==> flow/design.v <==
module mul
(
	input clk,
	input rst,
	input  [31:0] a,
	input  [31:0] b,
	input start,
	output [31:0] res_mul,
	output logic vld
);
logic znak;
logic [63:0] ab;
assign res_mul = ab[31:0];
assign znak = a[31] ^ b[31];
logic [31:0] a_abs;
logic [31:0] b_abs;
logic [31:0] a_norm;
logic [31:0] b_norm;
assign a_abs = (a[31]) ? (~a + 1) : a;
assign b_abs = (b[31]) ? (~b + 1) : b;
logic [63:0] ab_abs;
logic [4:0] cnt;
logic [31:0] max_abs;
logic [31:0] min_abs;
assign max_abs = (a_abs > b_abs) ? a_abs : b_abs;
assign min_abs = (a_abs > b_abs) ? b_abs : a_abs;
assign vld = (cnt == 5'd31);
assign ab = (znak) ? (~(ab_abs) + 1) : ab_abs;
always_ff @(posedge clk) begin
	if (rst || (~start)&&(cnt == 5'd0)) begin
		ab_abs <= '0;
		cnt <= '0;
	end
	else begin
		if (cnt == 5'd31) begin 
			cnt <= '0;
			ab_abs <= '0;
		end
		else begin
			ab_abs <= ab_abs + ((max_abs & {32{min_abs [cnt]}}) << cnt);	
			cnt <= cnt + 1;
		end
	end
end
endmodule
* Step by step through the tools: mul
Tool output for the design above, in the order of the flow.
Lines are those of the file above, counted from 1.
Operators carry their Yosys type and port widths (W data, S select, Z words).
Library cell names are shortened.
The mark n/a stands for no value.
- Design top :: mul
- Clock port :: clk
- Standard-cell library :: sky130hd
- Timing corner :: tt_025C_1v80

* Elaborated design
Yosys after proc, flatten, opt, wreduce and memory -nomap, before mapping. Enables and synchronous resets that opt folds into registers are not counted as muxes. Memory bits, and registers merged into a memory's read port (data or address), are not among the register bits. Print and check cells are not counted. Equal cells are merged and count once.
- Reductions and logical operators :: 4
- Magnitude comparators :: 1
- Divide/modulo/power cells :: 0
- Bitwise logic cells :: 6
- Add/sub/neg operators :: 5
- Multipliers :: 0
- Shifts and indexed selects :: 2
- Equal/unequal tests :: 1
- Multiplexer cells :: 5
** Operators by type and width (number)
- $mux W32 :: 5
- $add A32 B1 Y32 const B :: 3
- $not A32 Y32 :: 3
- $shl A32 B5 Y64 :: 1
- $add A64 B64 Y64 :: 1
- $gt A32 B32 Y1 :: 1
- $and A32 B32 Y32 :: 1
- $shiftx A32 B5 Y1 :: 1
- $add A5 B1 Y5 const B :: 1
- $eq A5 B5 Y1 const B :: 1
- $logic_not A5 Y1 :: 1
- $reduce_or A2 Y1 :: 1
- $xor A1 B1 Y1 :: 1
- $logic_and A1 B1 Y1 :: 1
- $logic_or A1 B1 Y1 :: 1
- $not A1 Y1 :: 1
- Bits in registers :: 69
- Input port bits :: 67
- Bits in read-only memories :: 0
- Bits in latches :: 0
- Cells after elaboration :: 26
- Clocked read ports x word width :: 0
- Memories kept :: 0
- RAM bits :: 0

* Longest topological paths
Depth = most cells in a row (Yosys ltp): at word level without a register or memory, in the mapped netlist without a sequential cell, where the memories' decode and read muxes count.
- Depth in word-level cells :: 9
- ABC_AREA :: 0
- Gate-level depth with buffers :: 36
- Gate-level depth less buffers :: 33

* Netlist
The flow's flattened synthesis, as Yosys stat reports it; memories are mapped. The netlist is that of the ABC_AREA named above (0 if unset); the other value can give another one.
** Cell types (number)
- mux4_2 :: 39
- ha_1 :: 69
- dfxtp_1 :: 37
- xor2_1 :: 72
- nor2_1 :: 129
- mux2i_1 :: 43
- a21oi_1 :: 70
- xnor2_1 :: 40
- nand2_1 :: 87
- o21ai_0 :: 60
- inv_1 :: 69
- o31ai_1 :: 19
- nor3_1 :: 28
- clkbuf_1 :: 34
- mux2_2 :: 11
- o2111ai_1 :: 14
- o211ai_1 :: 15
- nand4_1 :: 17
Not listed: further types 57, cells in them 220.
- Cells in the netlist :: 1073
- Buffer cells :: 51
- Flip-flops :: 37
- Sequential part of the area :: 0.0007407 mm2
- Cell area after synthesis :: 0.008124 mm2

* Timing after synthesis
Source: OpenSTA report_checks on the synthesized netlist (no wires, ideal clock, input and output delay 20% of the period each), path of least setup slack; recovery checks are left aside. Register names are those of the netlist, which keeps one name where synthesis merged equal registers.
- Kind :: input to register
- Start point :: input port a[14]
- End point :: register ab_abs[31]
- Data arrival time :: 9.866 ns
- Data required time :: 10.233 ns
- Stages :: 34
- Slack :: 0.367 ns
- Setup time :: 0.067 ns
- Input delay :: 2.060 ns
- Clock period :: 10.3 ns
- Path delay :: 7.873 ns
- Period reached after synthesis :: 9.933 ns
"path delay" = arrival - input delay + setup time.
"stages" counts driving pins, that of a launching flip-flop among them; a cell with two outputs on the path counts twice.
"period reached after synthesis" is the clock period less the worst setup slack; recovery checks do not enter. This is arithmetic on one report: input and output delays are still those of the set period (20% each).
The rows between start and end are the longest chain of elaborated cells between them; the timing report does not say that the signal goes this way. Where chains are equally long, one stands for them.
A line is the first line of the expression or statement that the cell stems from. Yosys adds cells for indexed reads and writes and turns some case tables into memories.
A register here has more assigning lines than the two given.
- Path through :: or4_4 -> nor4b_1 -> nand4_1 -> o31ai_1 -> xor2_1 -> inv_1 -> ha_1 -> nand4_1 -> nor4_1 -> a21oi_1 -> o21a_1 -> buf_1 -> o22ai_1 -> buf_2 -> mux4_2 -> o211ai_1 -> o2111ai_1 -> nor4b_1 -> clkbuf_1 -> nand2_1 -> nor3_1 -> ha_1 -> a211oi_1 -> o211ai_1 -> and4_1 -> nor2_1 -> a211o_1 -> a41oi_1 -> or4_1 -> nand3_1 -> nand2_1 -> a31o_2 -> a21o_1 -> a21oi_2
- Cells in the longest elaborated chain :: 9
- Elaborated cells on any way between the ends :: 10
- Those cells by class :: add/sub (2); compare (1); shift (2); mux (3); logic (2)
** RTL lines, path after synthesis
- from (decl) :: line 5 : input [31:0] a,
- $not A32 Y32 :: line 19 : assign a_abs = (a[31]) ? (~a + 1) : a;
- $add A32 B1 Y32 :: line 19
- $mux W32 :: line 19
- $gt A32 B32 Y1 :: line 26 : assign min_abs = (a_abs > b_abs) ? b_abs : a_abs;
- $mux W32 :: line 26
- $shiftx A32 B5 Y1 :: line 40 : ab_abs <= ab_abs + ((max_abs & {32{min_abs [cnt]}}) << cnt);
- $and A32 B32 Y32 :: line 40
- $shl A32 B5 Y64 :: line 40
- $add A64 B64 Y64 :: line 40
- to (assign) :: line 37 : ab_abs <= '0;
- to (assign) :: line 40
- to (decl) :: line 21 : logic [63:0] ab_abs;

* Timing after layout
From the final timing report of run B: the path of least setup slack in the routed layout; clock arrival at registers is part of the times.
- Kind :: input to register
- Start point :: input port a[6]
- End point :: register ab_abs[31]
- Setup time :: 0.06 ns
- Slack :: 0.82 ns
- Data required time :: 10.24 ns
- Input delay :: 2.00 ns
- Data arrival time :: 9.42 ns
- Stages :: 41
- Clock period :: 10.0 ns
The rows between start and end are the longest chain of elaborated cells between them; the timing report does not say that the signal goes this way. Where chains are equally long, one stands for them.
A register here has more assigning lines than the two given.
- Path through :: clkdlybuf4s50_1 -> nor4_2 -> buf_4 -> and2_4 -> or3b_4 -> o41ai_4 -> xor2_2 -> inv_2 -> buf_4 -> buf_4 -> buf_4 -> buf_4 -> buf_4 -> buf_4 -> buf_4 -> buf_4 -> buf_4 -> buf_4 -> [... 5 more ...] -> buf_4 -> buf_4 -> mux4_2 -> mux4_2 -> o211ai_1 -> a21oi_2 -> buf_4 -> ha_2 -> a21oi_2 -> nor2b_1 -> o21ai_1 -> nand2b_1 -> or4_4 -> nand3_4 -> nand2_2 -> a31o_4 -> a21o_1 -> a21oi_2
- Cells in the longest elaborated chain :: 9
- Elaborated cells on any way between the ends :: 10
- Those cells by class :: add/sub (2); compare (1); shift (2); mux (3); logic (2)
** RTL lines, path after layout
- from (decl) :: line 5 : input [31:0] a,
- $not A32 Y32 :: line 19 : assign a_abs = (a[31]) ? (~a + 1) : a;
- $add A32 B1 Y32 :: line 19
- $mux W32 :: line 19
- $gt A32 B32 Y1 :: line 26 : assign min_abs = (a_abs > b_abs) ? b_abs : a_abs;
- $mux W32 :: line 26
- $shiftx A32 B5 Y1 :: line 40 : ab_abs <= ab_abs + ((max_abs & {32{min_abs [cnt]}}) << cnt);
- $and A32 B32 Y32 :: line 40
- $shl A32 B5 Y64 :: line 40
- $add A64 B64 Y64 :: line 40
- to (assign) :: line 37 : ab_abs <= '0;
- to (assign) :: line 40
- to (decl) :: line 21 : logic [63:0] ab_abs;

--- measured runs ---
Module mul, platform sky130hd: 2 stored runs of the flow (Yosys, OpenROAD) with differing settings, in no particular order. Input and output delays are each 20% of the period that was set; the output load is 0.01 pF.
"period achieved" means the clock period less the worst setup slack. The figure is calculated, with input and output delays left at 20% of the set period.
"time of the worst setup path": the worst setup path's part of the clock period (all of it between registers, 20% less for each end at a port) less its slack. A launch clock that arrives late makes it longer, a capture clock that arrives late makes it shorter.

* Run A
** Files
==> flow/run.sh <==
#!/bin/bash
# the make line also repeats the synthesis and layout settings of config.mk as NAME=value (left out here)
make -C /OpenROAD-flow-scripts/flow DESIGN_CONFIG=/design/flow/config.mk WORK_HOME=/design/flow/orfs CLKGATE_MAP_FILE= finish
==> flow/config.mk <==
export PLATFORM = sky130hd
export DESIGN_NAME = mul
export DESIGN_NICKNAME = mul
export VERILOG_FILES = /design/flow/design.v
export SDC_FILE = /design/flow/constraint.sdc
export NUM_CORES = 4
export LEC_CHECK = 0
export ABC_AREA = 0
export CAP_MARGIN = 20
export CELL_PAD_IN_SITES_DETAIL_PLACEMENT = 2
export CORE_MARGIN = 2
export CORE_UTILIZATION = 47
export CTS_CLUSTER_DIAMETER = 260
export GPL_ROUTABILITY_DRIVEN = 0
export GPL_TIMING_DRIVEN = 0
export MAX_ROUTING_LAYER = met5
export PLACE_DENSITY = 0.59
export SETUP_SLACK_MARGIN = 0.09
export SLEW_MARGIN = 20
export TNS_END_PERCENT = 10
==> flow/constraint.sdc <==
create_clock -name core_clock -period 7.28 [get_ports {clk}]
set_input_delay 1.4560 -clock core_clock [delete_from_list [all_inputs] [get_ports {clk}]]
set_output_delay 1.4560 -clock core_clock [all_outputs]
set_load 0.01 [all_outputs]
** Results
No results, placement failed with DPL-0033.

* Run B
** Files
==> flow/run.sh <==
#!/bin/bash
# the make line also repeats the synthesis and layout settings of config.mk as NAME=value (left out here)
make -C /OpenROAD-flow-scripts/flow DESIGN_CONFIG=/design/flow/config.mk WORK_HOME=/design/flow/orfs CLKGATE_MAP_FILE= finish
==> flow/config.mk <==
export PLATFORM = sky130hd
export DESIGN_NAME = mul
export DESIGN_NICKNAME = mul
export VERILOG_FILES = /design/flow/design.v
export SDC_FILE = /design/flow/constraint.sdc
export NUM_CORES = 4
export LEC_CHECK = 0
export CAP_MARGIN = 15
export CELL_PAD_IN_SITES_DETAIL_PLACEMENT = 0
export CELL_PAD_IN_SITES_GLOBAL_PLACEMENT = 1
export CORE_ASPECT_RATIO = 0.54
export CORE_MARGIN = 2
export CORE_UTILIZATION = 21
export CTS_CLUSTER_DIAMETER = 129
export CTS_CLUSTER_SIZE = 81
export GPL_ROUTABILITY_DRIVEN = 0
export PLACE_DENSITY_LB_ADDON = 0.21
export SETUP_SLACK_MARGIN = 0.58
export SLEW_MARGIN = 20
==> flow/constraint.sdc <==
create_clock -name core_clock -period 10.0 [get_ports {clk}]
set_input_delay 2.0000 -clock core_clock [delete_from_list [all_inputs] [get_ports {clk}]]
set_output_delay 2.0000 -clock core_clock [all_outputs]
set_load 0.01 [all_outputs]
** Results
- Lowest hold slack :: 0.617 ns
- Area of the die :: 0.0403503 mm2
- Final utilization :: 34.8%
- Period achieved :: 9.179 ns
- Worst setup slack after layout :: 0.821 ns
- Area of the standard cells in the finished layout :: 0.0131389 mm2
- Total negative slack :: 0.000 ns
- Netlist area reported by Yosys :: 0.008124 mm2
- Time of the worst setup path :: 7.18 ns
- Type of the worst setup path :: input to register
--- end ---
